==> flow/design.v <==
`timescale 1ns / 1ps
module gpu_controller#(
    parameter PIXEL_WIDTH           = 8,
    parameter ADDR_WIDTH            = 18,
    parameter FILTER_WIDTH          = 2,
    parameter ZP_IMAGE_WIDTH        = 482,
    parameter ZP_IMAGE_HEIGHT       = 362,
    parameter IMAGE_WIDTH           = ZP_IMAGE_WIDTH  - 2,
    parameter IMAGE_HEIGHT          = ZP_IMAGE_HEIGHT - 2,
    parameter PIXEL_COUNT           = IMAGE_HEIGHT*IMAGE_WIDTH,
    parameter BUFFER_WIDTH          = 3,
    parameter BUFFER_COUNT          = ZP_IMAGE_WIDTH*BUFFER_WIDTH,
    parameter S_idle                = 3'd0,
    parameter S_init_buffer         = 3'd1,
    parameter S_filter              = 3'd2,
    parameter S_shift               = 3'd3,
    parameter S_load_buffer         = 3'd4,
    parameter S_done                = 3'd5
)(
    input                          i_clk,
    input                          i_nrst,
    output reg  [ADDR_WIDTH-1 :0]  o_mem_addr,
    input                          i_start_pulse,
    output reg                     o_finish_pulse,
    output                         o_load_pixel,
    output                         o_init,
    output                         o_filter_en,
    output                         o_shift,
    output                         o_filtered_wstb,      
    output reg [ADDR_WIDTH-1 :0]   o_filtered_addr
);
    reg [2:0] state;                 
    reg       init;                  
    reg       load_addr;             
    reg       load_pixel;            
    reg       filter_en;             
    reg       shift;                 
    reg       shift_ctr_incr;        
    reg       buffer_ctr_incr;       
    reg       filtered_addr_incr;    
    int       shift_ctr;             
    int       buffer_ctr;            
    assign o_load_pixel     = load_pixel;
    assign o_init           = init;
    assign o_filter_en      = filter_en;
    assign o_shift          = shift;
    assign o_filtered_wstb  = filter_en;
    always@(posedge i_clk or negedge i_nrst) begin
        if (!i_nrst) begin
            o_mem_addr <= 0;
        end else begin
            if (init) begin
                o_mem_addr <= 0;
            end else begin
                if (load_addr) begin
                    o_mem_addr <= o_mem_addr + 1;
                end
            end
        end
    end
    always@(posedge i_clk or negedge i_nrst) begin
        if (!i_nrst) begin
            buffer_ctr <= 0;
        end else begin
            if (filter_en) begin
                buffer_ctr <= 0;
            end else begin
                if (buffer_ctr_incr) begin
                    buffer_ctr <= buffer_ctr + 1;
                end
            end
        end
    end
    always@(posedge i_clk or negedge i_nrst) begin
        if (!i_nrst) begin
            o_filtered_addr <= 0;
        end else begin
            if (init) begin
                o_filtered_addr <= 0;
            end else begin
                if (filtered_addr_incr) begin
                    o_filtered_addr <= o_filtered_addr + 1;
                end
            end
        end
    end
    always@(posedge i_clk or negedge i_nrst) begin
        if (!i_nrst) begin
            shift_ctr <= 0;
        end else begin
            if (init) begin
                shift_ctr <= 0;
            end else begin
                if (shift_ctr_incr) begin
                    shift_ctr <= shift_ctr + 1;
                end else begin
                    if (shift) begin
                        shift_ctr <= 0;
                    end
                end
            end
        end
    end
    always@(posedge i_clk or negedge i_nrst) begin
        if (!i_nrst) begin
            state <= S_idle;
        end else begin
            case (state)
                S_idle: begin 
                    if (i_start_pulse) begin
                        state <= S_init_buffer;
                    end else begin
                        state <= S_idle;
                    end
                end
                S_init_buffer: begin
                    if (o_mem_addr < BUFFER_COUNT - 1) begin
                        state <= S_init_buffer;
                    end else begin
                        state <= S_filter;
                    end
                end
                S_filter: begin
                    if (o_filtered_addr == PIXEL_COUNT - 1) begin
                        state <= S_done;
                    end else begin
                        if (shift_ctr < IMAGE_WIDTH - 1) begin
                            state <= S_filter;
                        end else begin
                            state <= S_shift;
                        end
                    end
                end
                S_shift: begin
                    state <= S_load_buffer;
                end
                S_load_buffer: begin
                    if (buffer_ctr < ZP_IMAGE_WIDTH - 1) begin
                        state <= S_load_buffer;
                    end else begin
                        state <= S_filter;
                    end
                end
                default: begin
                    state <= S_idle;
                end
            endcase
        end
    end
    always@(*)begin
        init = 0;
        load_addr = 0;
        load_pixel = 0;
        filter_en = 0;
        filtered_addr_incr = 0;
        shift_ctr_incr = 0;
        shift = 0;
        buffer_ctr_incr = 0;
        load_addr = 0;
        o_finish_pulse = 0;
        case (state)
            S_idle: begin
                if (i_start_pulse) begin
                    init = 1;
                end
            end
            S_init_buffer: begin
                load_pixel = 1;
                load_addr = 1;
            end
            S_filter: begin
                filter_en = 1;
                if (o_filtered_addr < PIXEL_COUNT - 1) begin
                    filtered_addr_incr = 1;
                    if (shift_ctr < IMAGE_WIDTH - 1) begin
                        shift_ctr_incr = 1;
                    end
                end
            end
            S_shift: begin
                shift = 1;
            end
            S_load_buffer: begin
                load_pixel = 1;
                load_addr = 1;
                if (buffer_ctr < ZP_IMAGE_WIDTH - 1) begin
                    buffer_ctr_incr = 1;
                end
            end
            S_done: begin
                o_finish_pulse = 1;
            end
        endcase
    end
endmodule
# Step by step through the tools: gpu_controller
# Tool output for the design above, in the order of the flow.
# Line numbers count from 1 in the design file above.
# Cell names lack the library's common part.
# A cell with - has no value.
# design
top_module	gpu_controller
clock_port	i_clk
lib	sky130hd
corner	tt_025C_1v80

# Elaborated design
# Counts by Yosys on the flattened word-level netlist (proc, flatten, opt, wreduce; memories kept). Register bits leave out memories and registers merged into their read ports (data or address). Print and check cells are left out.
# op_classes
reduce_and_logical	6
addsub	4
n_logic	0
div_mod_pow	0
shift	0
compare	4
n_mul	0
n_eq	6
mux	28
# ops
operator	n
32-bit two-way mux	5
18-bit two-way mux	4
32-bit by 10-bit < comparator with 1-bit output with constant B	2
32-bit by 2-bit adder with 32-bit output with constant B	2
18-bit by 1-bit adder with 18-bit output with constant B	2
18-bit by 11-bit < comparator with 1-bit output with constant B	1
18-bit < comparator with constant B	1
18-bit == test with constant B	1
3-bit case mux with 5-bit select	1
1-bit two-way mux	15
2-bit nonzero test	3
3-bit by 2-bit == test with 1-bit output with constant B	2
3-bit == test with constant B	2
3-bit two-way mux	2
3-bit by 1-bit == test with 1-bit output with constant B	1
3-bit logical NOT	1
3-bit nonzero test	1
2-bit OR reduction	1
2-bit two-way mux	1
# bits
input_bits	3
ff_bits	103
latchBits	0
clocked_rd_ports_x_width	0
romBits	0
mem_count	0
output_inout_bits	42
wordCells	53
ram_bits	0

# Longest topological paths
# Depth = most cells in a row (Yosys ltp): at word level without a register or memory, in the mapped netlist without a sequential cell, where the memories' decode and read muxes count.
# depth
word_depth	6
ABC_AREA	0
ltp_mapped	10

# Synthesis result
# Source: synth_stat.txt of the flow (Yosys; design flattened, memories mapped). It holds for the ABC_AREA given above (unset counts as 0); a run with the other value may have another netlist.
# synth_totals
cells	628
seq_area_um2	2653.8
area_um2	5699.2
ff_cells	106
# types
cell_type	n	area_total_um2
dfrtp_1	105	2627.52
nor2_1	65	243.984
xor2_1	25	218.96
nand2_1	56	210.202
nand3_1	40	200.192
xnor2_1	22	192.685
a31oi_1	30	187.68
a21oi_1	31	155.149
nor4_1	24	150.144
nand4_1	22	137.632
o21ai_1	20	100.096
inv_1	25	93.84
and3_1	13	81.328
and4_1	9	78.826
ha_1	6	75.072
or3_1	12	75.072
nor3_1	14	70.067
clkbuf_1	18	67.565
# Other cell types: 34; their cells: 91.

# Worst setup path after synthesis
# Path of least setup slack by OpenSTA after synthesis, without wires, with an ideal clock, recovery checks aside; 20% of the period is set as input and as output delay. Where synthesis merged equal registers, the netlist keeps one of their names.
# synth_timing
kind	flip-flop to flip-flop
startpoint	register o_filtered_addr[14]
endpoint	register o_filtered_addr[8]
arrival_time_ps	2066
t_first_pin_ps	0
setup_slack_ps	358
n_path_buf	2
path_delay_ps	2202
stages	8
required_time_ps	2424
period_ps	2560
synth_period_reached_ps	2202
# "path_delay_ps" = arrival - input delay + setup time.
# "stages": output pins that drive a net of the path, with the launching flip-flop's if there is one; two outputs of one cell count as two.
# "synth_period_reached_ps" = period - worst setup slack (recovery checks aside). The figure is calculated, with input and output delays left at 20% of the set period.
# Between the ends stands the longest chain of elaborated cells between them, by number of cells; it is not shown to be the way that was timed. Of several equally long chains one is given.
# A line is the first line of the expression or statement that the cell stems from. Yosys adds cells for indexed reads and writes and turns some case tables into memories.
# A register here has more assigning lines than the two given.
# synth_between
path_cell_list	dfrtp_1 > or4_1 > o41ai_2 > buf_2 > buf_4 > nor4_1 > xnor2_1 > nor2_1
elab_chain_cells	5
# synth_lines
item	line_no	text
from (decl)	30	output reg [ADDR_WIDTH-1 :0]   o_filtered_addr
from (assign)	76	o_filtered_addr <= 0;
from (assign)	82	o_filtered_addr <= o_filtered_addr + 1;
18-bit < comparator	173	if (o_filtered_addr < PIXEL_COUNT - 1) begin
1-bit two-way mux	173
1-bit two-way mux	161	case (state)
18-bit two-way mux	81	if (filtered_addr_incr) begin
18-bit two-way mux	78	if (init) begin
to (assign)	79	o_filtered_addr <= 0;
to (assign)	82
to (decl)	30

# Path in the finished layout
# From the final timing report of flow run 1: the path of least setup slack in the routed layout; clock arrival at registers is part of the times.
# The path's times are printed in steps of 10 ps; the period is the one set.
# layout_timing
kind	flip-flop to flip-flop
startpoint	register shift_ctr[29]
endpoint	register shift_ctr[28]
setup_slack_ps	60
t_first_pin_ps	360
period_ps	2410
n_path_buf	3
arrival_time_ps	2640
required_time_ps	2700
stages	10
# Between the ends stands the longest chain of elaborated cells between them, by number of cells; it is not shown to be the way that was timed. Of several equally long chains one is given.
# A register here has more assigning lines than the two given.
# layout_between
path_cell_list	dfrtp_1 > nor4_2 > and4_1 > a41oi_1 > buf_4 > nor4_4 > buf_12 > buf_12 > a41oi_1 > a31oi_1
elab_chain_cells	6
# layout_lines
item	line_no	text
from (decl)	41	int       shift_ctr;
from (assign)	89	shift_ctr <= 0;
from (assign)	95	shift_ctr <= shift_ctr + 1;
32-bit by 10-bit < comparator with 1-bit output	175	if (shift_ctr < IMAGE_WIDTH - 1) begin
1-bit two-way mux	175
1-bit two-way mux	173	if (o_filtered_addr < PIXEL_COUNT - 1) begin
1-bit two-way mux	161	case (state)
32-bit two-way mux	94	if (shift_ctr_incr) begin
32-bit two-way mux	91	if (init) begin
to (assign)	92	shift_ctr <= 0;
to (assign)	95
to (decl)	41

# Record of 2 stored runs of the RTL-to-layout flow on gpu_controller, platform sky130hd. The runs are unordered. Constraints: input delay and output delay 20% of the set period each, output load 0.01 pF.
# "achievedPeriod_ps" is the run's clock period less its worst setup slack. It is reckoned from that one timing run; input and output delays stay at 20% of the period that was set.
# "worst_path_allowed_less_slack_ps" means the part of the period allowed to the worst setup path (the constraints hold back 20% at inputs and 20% at outputs) less its slack; where the path has registers, the arrival times of their clocks count too.
# "power_uw" is the tool's figure for a default switching activity; nothing was simulated.
# "worst_path_allowed_less_slack_ps" is known to 10 ps.
# Among the settings, -- means not set for that run.
stored run	period_ns	CORE_UTILIZATION	SETUP_SLACK_MARGIN	PLACE_DENSITY_LB_ADDON	CORE_ASPECT_RATIO	CORE_MARGIN	TNS_END_PERCENT	CTS_CLUSTER_SIZE	CAP_MARGIN	SLEW_MARGIN	MIN_ROUTING_LAYER	MAX_ROUTING_LAYER	ys_area_um2	design_die_area_um2	final_cell_area_um2	post_route_util_frac	timing.setup.ws_ps	final_setup_tns_ps	power_uw	achievedPeriod_ps	worst_path_allowed_less_slack_ps	worst_setup_path_type
flow run 1	2.41	17	-0.2	0.14	1.0	10	90	78	10	30	met2	met5	5699.2	41247.6	7423.4	0.226	59	0	3323	2351	2350	flip-flop to flip-flop
flow run 2	2.25	40	0.08	--	--	2	--	--	20	20	--	--	5699.2	15218.9	8023.9	0.578	53	0	3583	2197	2200	flip-flop to flip-flop
